==> flow/design.v <==
package alu_opcodes_pkg;
localparam ALU_OP_WIDTH = 5;
localparam ALU_ADD  = 5'b00000;
localparam ALU_SUB  = 5'b01000;
localparam ALU_XOR  = 5'b00100;
localparam ALU_OR   = 5'b00110;
localparam ALU_AND  = 5'b00111;
localparam ALU_SRA  = 5'b01101;   
localparam ALU_SRL  = 5'b00101;   
localparam ALU_SLL  = 5'b00001;   
localparam ALU_LTS  = 5'b11100;   
localparam ALU_LTU  = 5'b11110;   
localparam ALU_GES  = 5'b11101;   
localparam ALU_GEU  = 5'b11111;   
localparam ALU_EQ   = 5'b11000;   
localparam ALU_NE   = 5'b11001;   
localparam ALU_SLTS = 5'b00010;   
localparam ALU_SLTU = 5'b00011;   
endpackage
package csr_pkg;
  localparam CSR_RW          = 3'b001;
  localparam CSR_RS          = 3'b010;
  localparam CSR_RC          = 3'b011;
  localparam CSR_RWI         = 3'b101;
  localparam CSR_RSI         = 3'b110;
  localparam CSR_RCI         = 3'b111;
  localparam MIE_ADDR        = 12'h304;
  localparam MTVEC_ADDR      = 12'h305;
  localparam MSCRATCH_ADDR   = 12'h340;
  localparam MEPC_ADDR       = 12'h341;
  localparam MCAUSE_ADDR     = 12'h342;
endpackage
package memory_pkg;
  localparam INSTR_MEM_SIZE_BYTES = 512;
  localparam INSTR_MEM_SIZE_WORDS = INSTR_MEM_SIZE_BYTES / 4;
  localparam DATA_MEM_SIZE_BYTES  = 512;
  localparam DATA_MEM_SIZE_WORDS  = DATA_MEM_SIZE_BYTES / 4;
endpackage
module csr_controller (
    input logic clk_i,
    input logic rst_i,
    input logic trap_i,
    input logic [2:0] opcode_i,
    input logic [11:0] addr_i,
    input logic [31:0] pc_i,
    input logic [31:0] mcause_i,
    input logic [31:0] rs1_data_i,
    input logic [31:0] imm_data_i,
    input logic        write_enable_i,
    output logic [31:0] read_data_o,
    output logic [31:0] mie_o,
    output logic [31:0] mepc_o,
    output logic [31:0] mtvec_o
);
  logic [31:0] VeD, vXRXX, Tzi1KCKE, gfnK, gaSybr;
  logic [31:0] mcause, mscratch;
  logic asdfga;
  logic [31:0] fadfda;
  assign mscratch = Tzi1KCKE;
  logic adfader;
  logic [2:0] llafdh;
  logic [31:0] ljlkjavn;
  logic [31:0] ljljlj;
  assign mtvec_o = vXRXX;
  logic [31:0] abvD3l;
  assign mcause = gaSybr;
  logic [31:0] ljiuasdf;
  assign mepc_o = gfnK;
  logic [4:0] suabm1;
  assign asdfga = write_enable_i;
  logic [31:0] ljiufdqwq;
  assign suabm1[3] = asdfga & (fadfda == (32'h0a0f_030f & 32'hf500_0f05));
  assign adfader = trap_i;
  logic [31:0] lkjoiuqer;
  assign ljlkjavn = pc_i;
  assign fadfda = addr_i;
  assign suabm1[4] = asdfga & (fadfda == (32'h0000_0300 | 32'h0000_0004));
  assign lkjoiuqer = mcause_i;
  assign suabm1[2] = asdfga & (fadfda == (32'ha050_0300 ^ 32'ha050_0040));
  assign ljiuasdf = imm_data_i;
  assign llafdh = opcode_i;
  assign suabm1[1] = asdfga & (fadfda == (32'd1234 - 32'd401));
  assign mie_o   = VeD;
  assign suabm1[0] = asdfga & (fadfda == (32'h1dd + 32'h165));
  assign read_data_o = ljiufdqwq;
  assign ljljlj = rs1_data_i;
  always_comb begin
    case (llafdh[2:0])
      0: abvD3l = ljljlj ^ rs1_data_i;
      1: abvD3l = ljljlj;
      2: abvD3l = ljljlj | ljiufdqwq;
      3: abvD3l = ~ljljlj & ljiufdqwq;
      4: abvD3l = ~rs1_data_i ^ ~ljljlj;
      5: abvD3l = ljiuasdf;
      6: abvD3l = ljiuasdf | ljiufdqwq;
      7: abvD3l = ~ljiuasdf & ljiufdqwq;
    endcase
  end
  always_comb begin
    case (fadfda)
      772: ljiufdqwq = VeD;
      773: ljiufdqwq = vXRXX;
      832: ljiufdqwq = Tzi1KCKE;
      833: ljiufdqwq = gfnK;
      834: ljiufdqwq = gaSybr;
      default: ljiufdqwq = 32'd0;
    endcase
  end
  always_ff @(posedge clk_i) begin
    if (rst_i) begin
      VeD <= 32'd0;
    end else if (suabm1[4]) begin
      VeD <= abvD3l;
    end
  end
  always_ff @(posedge clk_i) begin
    if (rst_i) begin
      vXRXX <= 32'd0;
    end else if (suabm1[3]) begin
      vXRXX <= abvD3l;
    end
  end
  always_ff @(posedge clk_i) begin
    if (rst_i) begin
      Tzi1KCKE <= 32'd0;
    end else if (suabm1[2]) begin
      Tzi1KCKE <= abvD3l;
    end
  end
  always_ff @(posedge clk_i) begin
    if (rst_i) begin
      gfnK <= 32'd0;
    end else if (suabm1[1] | adfader) begin
      gfnK <= adfader ? ljlkjavn : abvD3l;
    end
  end
  always_ff @(posedge clk_i) begin
    if (rst_i) begin
      gaSybr <= 32'd0;
    end else if (suabm1[0] | adfader) begin
      gaSybr <= adfader ? lkjoiuqer : abvD3l;
    end
  end
endmodule
Reports on csr_controller
The steps from the RTL of csr_controller to its reports follow in flow order.
Lines are those of the file above, counted from 1.
Operators carry their Yosys type and port widths (W data, S select, Z words).
Cell names lack the library's common part.
{ "design": {"top_module": "csr_controller", "clk_port": "clk_i", "library": "sky130hd", "corner": "tt_025C_1v80"} }

Elaborated design
Source: Yosys, flattened and elaborated, memories not mapped. Widths are those after wreduce. Registers that Yosys merges into a memory's read port (data or address) are not register bits. Print and check cells do not count. Equal cells are merged and count once.
{ "word_totals": {"reg_bits": 160, "in_bits": 147, "output_inout_bits": 128, "wordCells": 37} }
{ "classes": {"equal": 12, "muxes": 4, "n_logic": 15, "reduce_and_logical": 1} }
{ "ops": {"columns": ["op", "count"], "rows": [
  ["$pmux W32 S8", 1],
  ["$pmux W32 S5", 1],
  ["$and A32 B32 Y32", 2],
  ["$or A32 B32 Y32", 2],
  ["$xor A32 B32 Y32", 2],
  ["$not A32 Y32", 2],
  ["$mux W32", 2],
  ["$eq A12 B10 Y1 const B", 5],
  ["$eq A3 B3 Y1 const B", 4],
  ["$eq A3 B2 Y1 const B", 2],
  ["$and A1 B1 Y1", 5],
  ["$eq A3 B1 Y1 const B", 1],
  ["$logic_not A3 Y1", 1],
  ["$or A1 B1 Y1", 2]
]} }

Logic depth
Yosys ltp: most cells in a row. Word level: on the elaborated netlist, between registers, memories and ports. Mapped: between sequential cells and ports; inverters and the memories' decode and read muxes count.
{ "logic_depth": {"depth_word": 5, "ABC_AREA": 0, "depth_mapped": 9, "depth_no_buf": 6} }

Synthesis result
Yosys stat after the flow's synthesis: flattened, memories mapped to cells. It holds for the ABC_AREA given above (unset counts as 0); a run with the other value may have another netlist.
{ "mapped": {"stdcells": 1105, "mapped_area_mm2": 0.0090925, "seq_area_mm2": 0.0032031, "ff_cells": 160, "buf_cells": 109} }
{ "by_type": {"columns": ["cell", "count", "area_total_um2"], "rows": [
  ["dfxtp_1", 160, 3.2E+03],
  ["mux2i_1", 54, 540.518],
  ["nor2_1", 133, 499.229],
  ["nand2_1", 123, 461.693],
  ["a211oi_1", 58, 435.418],
  ["a21oi_1", 64, 320.307],
  ["o221ai_1", 36, 315.302],
  ["clkbuf_1", 80, 300.288],
  ["or4b_2", 30, 300.288],
  ["a22oi_1", 24, 180.173],
  ["o21ai_0", 36, 180.173],
  ["nand3b_1", 21, 157.651],
  ["o31ai_1", 18, 135.13],
  ["a211oi_2", 10, 125.12],
  ["a211o_1", 13, 113.859],
  ["a311oi_1", 13, 113.859],
  ["nand2b_1", 16, 100.096],
  ["nand3_1", 19, 95.091]
]} }
Not listed: further types 44, cells in them 197.

Worst setup path after synthesis
OpenSTA on the mapped netlist: ideal clock, no wires. The path of least setup slack (recovery checks aside). Input and output delay are each 20% of the period. Register names are those of the netlist, which keeps one name where synthesis merged equal registers.
{ "synth_timing": {"path_kind": "input to output", "startpoint": "input addr_i[5]", "endpoint": "output read_data_o[6]", "period_ps": 4240, "in_delay_ps": 848, "output_delay_ps": 848, "t_first_pin_ps": 848, "t_arrival_ps": 2377, "t_required_ps": 3392, "setup_slack_ps": 1015, "path_delay_ps": 1529, "driving_pins": 7, "n_path_buf": 3, "synth_period_reached_ps": 3225} }
"path_delay_ps" = arrival - input delay + setup time.
At an output port there is no setup time.
"driving_pins": output pins that drive a net of the path, with the launching flip-flop's if there is one; two outputs of one cell count as two.
"synth_period_reached_ps" is the clock period less the worst setup slack; recovery checks do not enter. This is arithmetic on one report: input and output delays are still those of the set period (20% each).
Between the ends stands the longest chain of elaborated cells between them, by number of cells; it is not shown to be the way that was timed. Of several equally long chains one is given.
Each line given opens the expression or statement behind the cell; cells for indexed reads and writes are added by Yosys, which also makes memories of some case tables.
{ "synth_between": {"cell_sequence": "or4_4 > buf_6 > nor4_4 > buf_6 > buf_12 > nand2_1 > nand3b_1", "elab_chain_len": 2, "cone_cells": 6, "cone_classes": "eq/ne (5); mux (1)"} }
{ "synth_lines": {"columns": ["element", "line_no", "text"], "rows": [
  ["from (decl)", 44, "input logic [11:0] addr_i,"],
  ["$eq A12 B10 Y1", 100, "case (fadfda)"],
  ["$pmux W32 S5", 100, null],
  ["to (decl)", 50, "output logic [31:0] read_data_o,"]
]} }

Timing after layout
From the final timing report of record 1: the path of least setup slack in the routed layout; clock arrival at registers is part of the times.
The report prints the path's times to 10 ps; the period is as set.
{ "layout_timing": {"path_kind": "input to output", "startpoint": "input addr_i[3]", "endpoint": "output read_data_o[4]", "period_ps": 1940, "in_delay_ps": 390, "output_delay_ps": 390, "t_first_pin_ps": 390, "t_arrival_ps": 2230, "t_required_ps": 1550, "setup_slack_ps": -680, "driving_pins": 7, "n_path_buf": 3} }
Between the ends stands the longest chain of elaborated cells between them, by number of cells; it is not shown to be the way that was timed. Of several equally long chains one is given.
{ "layout_between": {"cell_sequence": "buf_8 > or4_4 > buf_6 > nor4b_1 > o21ai_1 > o21ai_4 > dlygate4sd2_1", "elab_chain_len": 2, "cone_cells": 6, "cone_classes": "eq/ne (5); mux (1)"} }
{ "layout_lines": {"columns": ["element", "line_no", "text"], "rows": [
  ["from (decl)", 44, "input logic [11:0] addr_i,"],
  ["$eq A12 B10 Y1", 100, "case (fadfda)"],
  ["$pmux W32 S5", 100, null],
  ["to (decl)", 50, "output logic [31:0] read_data_o,"]
]} }

Measured results for csr_controller: 2 stored runs of the Yosys and OpenROAD flow on sky130hd. The settings differ; the order carries no meaning. The constraints put input and output delay at 20% of the set period each and load the outputs with 0.01 pF.
"clock period achieved" is the run's clock period less its worst setup slack. It is reckoned from that one timing run; input and output delays stay at 20% of the period that was set.
"worst path time" = time allowed to the worst setup path (clock period - input delay - output delay, where it has them) - its slack; a late launch clock adds to it, a late capture clock takes from it.
By "total power of the final layout" is meant OpenSTA's value without simulated activity: inputs other than the clock are taken to toggle once in ten clock periods, and the tool carries that through the logic.
"worst path time" is given in steps of 10 ps.

==> record 1: settings <==
{ "period_ns": 1.94, "CORE_UTILIZATION": 22, "PLACE_DENSITY_LB_ADDON": 0.02, "CORE_ASPECT_RATIO": 1.87, "CELL_PAD_IN_SITES_DETAIL_PLACEMENT": 0, "TNS_END_PERCENT": 35, "GPL_TIMING_DRIVEN": 0, "CTS_CLUSTER_SIZE": 42, "CAP_MARGIN": 25, "MIN_ROUTING_LAYER": "met2", "MAX_ROUTING_LAYER": "met4", "CORE_MARGIN": 2, "SLEW_MARGIN": 20 }
==> record 1: results <==
smallest setup slack: -678 ps
overall die area: 0.0430523 mm2
standard-cell area of the final layout: 0.0156413 mm2
worst path time: 1840 ps
worst path kind: input to output
worst hold slack: 455 ps
total power of the final layout: 8.791 mW
post-layout utilization: 38.4 %
clock period achieved: 2618 ps
cell area after synthesis: 0.0090925 mm2
post-route setup TNS: -53761 ps

==> record 2: settings <==
{ "period_ns": 2.54, "CORE_UTILIZATION": 30, "SETUP_SLACK_MARGIN": 0.03, "PLACE_DENSITY_LB_ADDON": 0.02, "HOLD_SLACK_MARGIN": 0.03, "CELL_PAD_IN_SITES_GLOBAL_PLACEMENT": 3, "ABC_AREA": 1, "CTS_CLUSTER_DIAMETER": 64, "CAP_MARGIN": 30, "MAX_ROUTING_LAYER": "met5", "CORE_MARGIN": 2, "SLEW_MARGIN": 20 }
==> record 2: results <==
total power of the final layout: 6.387 mW
post-layout utilization: 48.0 %
cell area after synthesis: 0.0093365 mm2
post-route setup TNS: 0 ps
smallest setup slack: 76 ps
worst path time: 1450 ps
worst path kind: input to output
worst hold slack: 496 ps
standard-cell area of the final layout: 0.0146728 mm2
overall die area: 0.0325478 mm2
clock period achieved: 2464 ps
